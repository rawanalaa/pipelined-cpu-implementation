==> flow/design.v <==
`timescale 1ns / 1ps
module MUX2to1_clk(input A, input B, input load, input clk, output reg Q);
always @(posedge clk)
begin
Q=(load==1'b1)? A:B;
end
endmodule
`timescale 1ns / 1ps
module nbit2by1mux_clk#(parameter n=32)(input [n-1:0] A, input [n-1:0] B, input clk, input load, output [n-1:0] Q);
 genvar i;
generate 
for(i=0 ; i<n ;i=i+1) begin:f1
MUX2to1_clk mux(A[i],B[i],load,clk,Q[i]);
end
endgenerate 
endmodule
-- Tool chain data of nbit2by1mux_clk
Tool output for the design above, in the order of the flow.
Line numbers count from 1 in the design file above.
Operators carry their Yosys type and port widths (W data, S select, Z words).
Not given: n/a
- top module: nbit2by1mux_clk
- clock input: clk
- cell library: sky130hd
- timing corner: tt_025C_1v80

-- Elaborated design
Yosys after proc, flatten, opt, wreduce and memory -nomap, before mapping. Enables and synchronous resets that opt folds into registers are not counted as muxes. Memory bits, and registers merged into a memory's read port (data or address), are not among the register bits. Print and check cells are not counted. Equal cells are merged and count once.
- bits in registers at 32
- word-level cells at 64
- output and inout bits: 32
- noted mux-type cells: 32
- operators with widths (operator ; number):
    $mux W1 ; 32

-- Longest topological paths
Longest topological path by Yosys (ltp), each cell counted once; first at word level (registers and memories cut), then after technology mapping (sequential cells cut; the memories' decode and read muxes count).
- word-level depth at 1
- ABC_AREA: 0
- noted depth in mapped cells: 3
- mapped depth without buffers: 1

-- Netlist
Source: synth_stat.txt of the flow (Yosys; design flattened, memories mapped). It holds for the ABC_AREA given above (unset counts as 0); a run with the other value may have another netlist.
- cell types (cell ; number):
    sky130_fd_sc_hd__dfxtp_1 ; 32
    sky130_fd_sc_hd__mux2_4 ; 30
    sky130_fd_sc_hd__buf_4 ; 32
    sky130_fd_sc_hd__buf_12 ; 3
    sky130_fd_sc_hd__mux2_2 ; 2
    sky130_fd_sc_hd__buf_6 ; 1
- mapped flip-flops: 32
- chip area (Yosys) at 1425.1 um^2
- area of sequential cells at 640.6 um^2
- noted cells in the netlist: 100
The figures by module come from a second, unflattened synthesis with its own total; it is not the netlist above.
- noted cells (unflattened synthesis): 64
- area (unflattened synthesis): 1121.1 um^2
Each row is one instance without its submodules.
- modules (module ; instances ; cells ; sequential area (um^2) ; area (um^2)):
    MUX2to1_clk ; 32 ; 2 ; 20.0 ; 35.0
    nbit2by1mux_clk ; 1 ; 0 ; 0.0 ; 0.0

-- Worst setup path after synthesis
Source: OpenSTA report_checks on the synthesized netlist (no wires, ideal clock, input and output delay 20% of the period each), path of least setup slack; recovery checks are left aside. Register names are those of the netlist, which keeps one name where synthesis merged equal registers.
- path kind: input-to-reg
- start point: input load
- end point: register f1[0].mux.Q
- noted stages on the path: 3
- delay of the path: 662 ps
- setup time at 121 ps
- data arrival time: 845 ps
- noted time at the first pin: 304 ps
- external input delay: 304 ps
- slack: 554 ps
- clock period: 1520 ps
- synthesis period reached at 966 ps
"delay of the path" is the arrival time less input delay plus setup time.
"stages on the path": output pins that drive a net of the path, with the launching flip-flop's if there is one; two outputs of one cell count as two.
"synthesis period reached" is the clock period less the worst setup slack; recovery checks do not enter. This is arithmetic on one report: input and output delays are still those of the set period (20% each).
The rows between start and end are the longest chain of elaborated cells between them; the timing report does not say that the signal goes this way. Where chains are equally long, one stands for them.
A line is the first line of the expression or statement that the cell stems from. Yosys adds cells for indexed reads and writes and turns some case tables into memories.
- cells stage by stage: sky130_fd_sc_hd__buf_6 -> sky130_fd_sc_hd__buf_12 -> sky130_fd_sc_hd__mux2_4
- cells in the longest elaborated chain at 1
- elaborated cells between the ends (all ways): 1
- those cells by class: mux (1)
- RTL lines, path after synthesis (what ; line ; text):
    start, declared ; 9 ; module nbit2by1mux_clk#(parameter n=32)(input [n-1:0] A, input [n-1:0] B, input clk, input load, output [n-1:0 ...
    $mux W1 ; 5 ; Q=(load==1'b1)? A:B;
    end, assigned ; 5 ;
    end, declared ; 2 ; module MUX2to1_clk(input A, input B, input load, input clk, output reg Q);

-- Path in the finished layout
From the final timing report of run 2: the path of least setup slack in the routed layout; clock arrival at registers is part of the times.
The report prints the path's times to 10 ps; the period is as set.
- path kind: reg-to-output
- start point: register f1[23].mux.Q
- end point: output Q[23]
- noted stages on the path: 2
- clock period: 940 ps
- data arrival time: 710 ps
- noted time at the first pin: 270 ps
- slack: 40 ps
- cells stage by stage: sky130_fd_sc_hd__dfxtp_2 -> sky130_fd_sc_hd__buf_6
- cells in the longest elaborated chain at 0
- elaborated cells between the ends (all ways): 0
- RTL lines, path after layout (what ; line ; text):
    start, declared ; 2 ; module MUX2to1_clk(input A, input B, input load, input clk, output reg Q);
    start, assigned ; 5 ; Q=(load==1'b1)? A:B;
    end, declared ; 9 ; module nbit2by1mux_clk#(parameter n=32)(input [n-1:0] A, input [n-1:0] B, input clk, input load, output [n-1:0 ...

Data sheet: physical implementation of nbit2by1mux_clk

Module nbit2by1mux_clk, platform sky130hd: 2 stored runs of the flow (Yosys, OpenROAD) with differing settings, in no particular order. Input and output delays are each 20% of the period that was set; the output load is 0.01 pF.
"reached clock period" is the run's clock period less its worst setup slack. It is reckoned from that one timing run; input and output delays stay at 20% of the period that was set.
By "power" is meant OpenSTA's value without simulated activity: inputs other than the clock are taken to toggle once in ten clock periods, and the tool carries that through the logic.

Run 1
Settings were period_ns = 0.871; CORE_UTILIZATION = 67; PLACE_DENSITY_LB_ADDON = 0.26; CORE_MARGIN = 9; CELL_PAD_IN_SITES_GLOBAL_PLACEMENT = 2; ABC_AREA = 0; GPL_TIMING_DRIVEN = 0; GPL_ROUTABILITY_DRIVEN = 1; CTS_CLUSTER_SIZE = 79; CAP_MARGIN = 25; SLEW_MARGIN = 25
- no results, placement failed with FLW-0024

Run 2
Settings were period_ns = 0.94; CORE_UTILIZATION = 17; SETUP_SLACK_MARGIN = 0.04; PLACE_DENSITY_LB_ADDON = 0.16; CORE_MARGIN = 9; CELL_PAD_IN_SITES_GLOBAL_PLACEMENT = 3; TNS_END_PERCENT = 5; ABC_AREA = 0; GPL_TIMING_DRIVEN = 0; GPL_ROUTABILITY_DRIVEN = 0; CTS_CLUSTER_DIAMETER = 310; CAP_MARGIN = 5; SLEW_MARGIN = 10; MAX_ROUTING_LAYER = met4
- noted the worst-case hold slack: 207 ps
- summed negative setup slack: 0 ps
- standard-cell area of the final layout: 2433.6 um^2
- noted the power: 3.434 mW
- setup slack of the worst path at 44 ps
- reached clock period at 896 ps
- synthesis area at 1425.1 um^2
- overall die area at 12003.4 um^2
